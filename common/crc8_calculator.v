==> flow/design.v <==
module crc8_calculator(
  output reg [7:0] crc,
  input [7:0] data_in,
  input calculate,
  input clear,
  input clock,
  input reset
);
parameter polynomial = {1'b1, 8'h07};
integer i;
reg [8:0] calc;
reg [1:0] state, next_state;
wire Reset, Idle, Clear, Calculate;
assign Reset = (state == 0);
assign Idle = (state == 1);
assign Clear = (state == 2);
assign Calculate = (state == 3);
always @(*) begin
	if (reset)
		next_state = 0;
	else if (Reset)
		next_state = 1;
	else if (Idle) begin
		if (calculate)
			next_state = 3;
		else if (clear)
			next_state = 2;
		else
			next_state = 1;
	end
	else if (Clear)
		next_state = 1;
	else if (Calculate)
		next_state = 1;
	else
		next_state = 0;
end
always @(posedge clock) begin
	if (Clear | Reset) begin
		calc = 0;
		crc = 0;
	end
	else if (Calculate) begin
		calc = calc ^ {data_in, 1'b0};
		for (i = 0; i < 8; i = i+1) begin
			if (calc[8])
				calc = calc ^ polynomial;
			calc = calc << 1;
		end
		crc = calc[8:1];
	end
	state = next_state;
end
endmodule
Step by step through the tools: crc8_calculator. Tool output for the design above, in the order of the flow. Lines are those of the file above, counted from 1. Operators carry their Yosys type and port widths (W data, S select, Z words). Not given: n/a

Top: crc8_calculator. Clock: clock. Standard-cell library: sky130hd. Timing corner: tt_025C_1v80.

Word-level counts. Counts by Yosys on the flattened word-level netlist (proc, flatten, opt, wreduce; memories kept). Register bits leave out memories and registers merged into their read ports (data or address). Print and check cells are left out. Cells with the same type and inputs are merged into one.

For register bits after elaboration the number is 10. Bits of input ports: 12. Under output and inout port bits stands 8. The entry for word-level cells reads 46.

The figure for eq/ne operators is 3. For multiplexer cells the number is 28. The figure for bitwise gates (word level) is 10. Reduce/logical cells: 2.

Operators by type and width (number): $mux W8 (14); $not A3 Y3 (8); $mux W3 (8); $xor A9 B9 Y9 (1); $mux W2 (3); $eq A2 B2 Y1 const B (2); $mux W1 (3); $eq A2 B1 Y1 const B (1); $logic_not A2 Y1 (1); $reduce_or A2 Y1 (1); $or A1 B1 Y1 (1).

Logic depth. Yosys ltp: most cells in a row. Word level: on the elaborated netlist, between registers, memories and ports. Mapped: between sequential cells and ports; inverters and the memories' decode and read muxes count.

The entry for depth after elaboration reads 31. The figure for ABC_AREA is 0. Under mapped depth stands 4. For gate-level depth less buffers the number is 4.

Mapped cells and area. Source: synth_stat.txt of the flow (Yosys; design flattened, memories mapped). It holds for the ABC_AREA given above (unset counts as 0); a run with the other value may have another netlist.

Cell types: sky130_fd_sc_hd__dfxtp_1 (number 12, total area 240.23 µm²); sky130_fd_sc_hd__xnor3_1 (number 4, total area 90.086 µm²); sky130_fd_sc_hd__xnor2_1 (number 7, total area 61.309 µm²); sky130_fd_sc_hd__a21oi_1 (number 7, total area 35.034 µm²); sky130_fd_sc_hd__xor2_1 (number 4, total area 35.034 µm²); sky130_fd_sc_hd__xnor2_2 (number 2, total area 32.531 µm²); sky130_fd_sc_hd__nor2_1 (number 7, total area 26.275 µm²); sky130_fd_sc_hd__xor3_2 (number 1, total area 25.024 µm²); sky130_fd_sc_hd__xnor3_2 (number 1, total area 23.773 µm²); sky130_fd_sc_hd__xor3_1 (number 1, total area 23.773 µm²); sky130_fd_sc_hd__o21ai_0 (number 4, total area 20.019 µm²); sky130_fd_sc_hd__or3_1 (number 3, total area 18.768 µm²); sky130_fd_sc_hd__a31o_2 (number 2, total area 17.517 µm²); sky130_fd_sc_hd__a211oi_1 (number 2, total area 15.014 µm²); sky130_fd_sc_hd__nor4bb_1 (number 1, total area 10.01 µm²); sky130_fd_sc_hd__and3b_1 (number 1, total area 8.758 µm²); sky130_fd_sc_hd__clkbuf_1 (number 2, total area 7.507 µm²); sky130_fd_sc_hd__nand2_1 (number 2, total area 7.507 µm²).

Other cell types: 3; their cells: 3.

For mapped cells the number is 66. The figure for chip area (Yosys) is 715.7 µm². For sequential area the number is 240.2 µm². Under flip-flops stands 12. Buffers: 2.

Worst setup path after synthesis. Path of least setup slack by OpenSTA after synthesis, without wires, with an ideal clock, recovery checks aside; 20% of the period is set as input and as output delay. Where synthesis merged equal registers, the netlist keeps one of their names.

Path kind: input to register. From: in data_in[6]. To: reg crc[2]. The figure for period is 3040 ps. For input delay the number is 608 ps. Under setup time stands 70 ps. For time at the first pin the number is 608 ps. The entry for data arrival time reads 1777 ps. Under data required time stands 2970 ps. The entry for path slack reads 1193 ps. For path delay the number is 1239 ps. The entry for stages on the path reads 4. For buffers on the path the number is 0. Period reached after synthesis: 1847 ps.

"path delay" is the arrival time less input delay plus setup time. "stages on the path" counts driving pins, that of a launching flip-flop among them; a cell with two outputs on the path counts twice. "period reached after synthesis" is the clock period less the worst setup slack; recovery checks do not enter. This is arithmetic on one report: input and output delays are still those of the set period (20% each). The rows between start and end are the longest chain of elaborated cells between them; the timing report does not say that the signal goes this way. Where chains are equally long, one stands for them. A line is the first line of the expression or statement that the cell stems from. Yosys adds cells for indexed reads and writes and turns some case tables into memories.

Cells stage by stage: sky130_fd_sc_hd__xor3_2 -> sky130_fd_sc_hd__xnor3_1 -> sky130_fd_sc_hd__or3_1 -> sky130_fd_sc_hd__a21oi_1. Cells in the longest elaborated chain: 17. Under elaborated cells on any way between the ends stands 17. Source lines of those cells: 4. Those cells by class: mux: 16; logic: 1.

RTL lines, path post-synthesis: start, declared (RTL line 3) `input [7:0] data_in,`; $xor A9 B9 Y9 (RTL line 44) `calc = calc ^ {data_in, 1'b0};`; $mux W8 (RTL line 43) `else if (Calculate) begin`; $mux W8 (RTL line 39) `if (Clear | Reset) begin`; $mux W3 (RTL line 46) `if (calc[8])`; $mux W8 (RTL line 43); $mux W8 (RTL line 39); $mux W8 (RTL line 43); [3 not listed]; $mux W8 (RTL line 43); $mux W8 (RTL line 39); $mux W8 (RTL line 43); $mux W8 (RTL line 39); $mux W8 (RTL line 43); $mux W8 (RTL line 39); $mux W3 (RTL line 46); end, assigned (RTL line 41) `crc = 0;`; end, assigned (RTL line 50) `crc = calc[8:1];`; end, declared (RTL line 2) `output reg [7:0] crc,`.

Path in the finished layout. From the final timing report of run 1: the path of least setup slack in the routed layout; clock arrival at registers is part of the times. The report prints the path's times to 10 ps; the period is as set.

Path kind: input to register. From: in data_in[6]. To: reg crc[2]. The figure for period is 3030 ps. For input delay the number is 610 ps. Under setup time stands 70 ps. For time at the first pin the number is 610 ps. The entry for data arrival time reads 2360 ps. Under data required time stands 3230 ps. The entry for path slack reads 870 ps. The entry for stages on the path reads 5. For buffers on the path the number is 1.

The rows between start and end are the longest chain of elaborated cells between them; the timing report does not say that the signal goes this way. Where chains are equally long, one stands for them.

Cells stage by stage: sky130_fd_sc_hd__clkdlybuf4s50_1 -> sky130_fd_sc_hd__xor3_2 -> sky130_fd_sc_hd__xnor3_1 -> sky130_fd_sc_hd__or3_1 -> sky130_fd_sc_hd__a21oi_1. Cells in the longest elaborated chain: 17. Under elaborated cells on any way between the ends stands 17. Source lines of those cells: 4. Those cells by class: mux: 16; logic: 1.

RTL lines, path after layout: start, declared (RTL line 3) `input [7:0] data_in,`; $xor A9 B9 Y9 (RTL line 44) `calc = calc ^ {data_in, 1'b0};`; $mux W8 (RTL line 43) `else if (Calculate) begin`; $mux W8 (RTL line 39) `if (Clear | Reset) begin`; $mux W3 (RTL line 46) `if (calc[8])`; $mux W8 (RTL line 43); $mux W8 (RTL line 39); $mux W8 (RTL line 43); [3 not listed]; $mux W8 (RTL line 43); $mux W8 (RTL line 39); $mux W8 (RTL line 43); $mux W8 (RTL line 39); $mux W8 (RTL line 43); $mux W8 (RTL line 39); $mux W3 (RTL line 46); end, assigned (RTL line 41) `crc = 0;`; end, assigned (RTL line 50) `crc = calc[8:1];`; end, declared (RTL line 2) `output reg [7:0] crc,`.

Memo
Re: implementation data of crc8_calculator

Settings and measured results of 2 stored flow runs for module crc8_calculator (sky130hd), not sorted in any way. The constraints put input and output delay at 20% of the set period each and load the outputs with 0.01 pF. "total power of the final layout" rests on the timing tool's default activity at the inputs, not on a simulated workload.

Run 1 has these settings: period_ns 3.03; CORE_UTILIZATION 30; SETUP_SLACK_MARGIN 0.57; PLACE_DENSITY_LB_ADDON 0.25; CORE_ASPECT_RATIO 1.03; CORE_MARGIN 3; CELL_PAD_IN_SITES_GLOBAL_PLACEMENT 3; GPL_TIMING_DRIVEN 0; SLEW_MARGIN 15; CAP_MARGIN 20. The utilization after layout is 44.2 %. The total power of the final layout comes to 418.2 µW. The total die area is 3007.7 µm². The Yosys chip area after synthesis comes to 715.7 µm². The worst slack on setup checks comes to 875 ps.

Run 2 has these settings: period_ns 2.02; CORE_UTILIZATION 18; SETUP_SLACK_MARGIN 0.07; PLACE_DENSITY_LB_ADDON 0.17; CORE_MARGIN 8; GPL_ROUTABILITY_DRIVEN 1; CAP_MARGIN 5; SLEW_MARGIN 40; MIN_ROUTING_LAYER met1. The total die area is 6249.7 µm². The worst slack on setup checks comes to 201 ps. The utilization after layout is 26.8 %. The total power of the final layout comes to 659.5 µW. The Yosys chip area after synthesis comes to 715.7 µm².
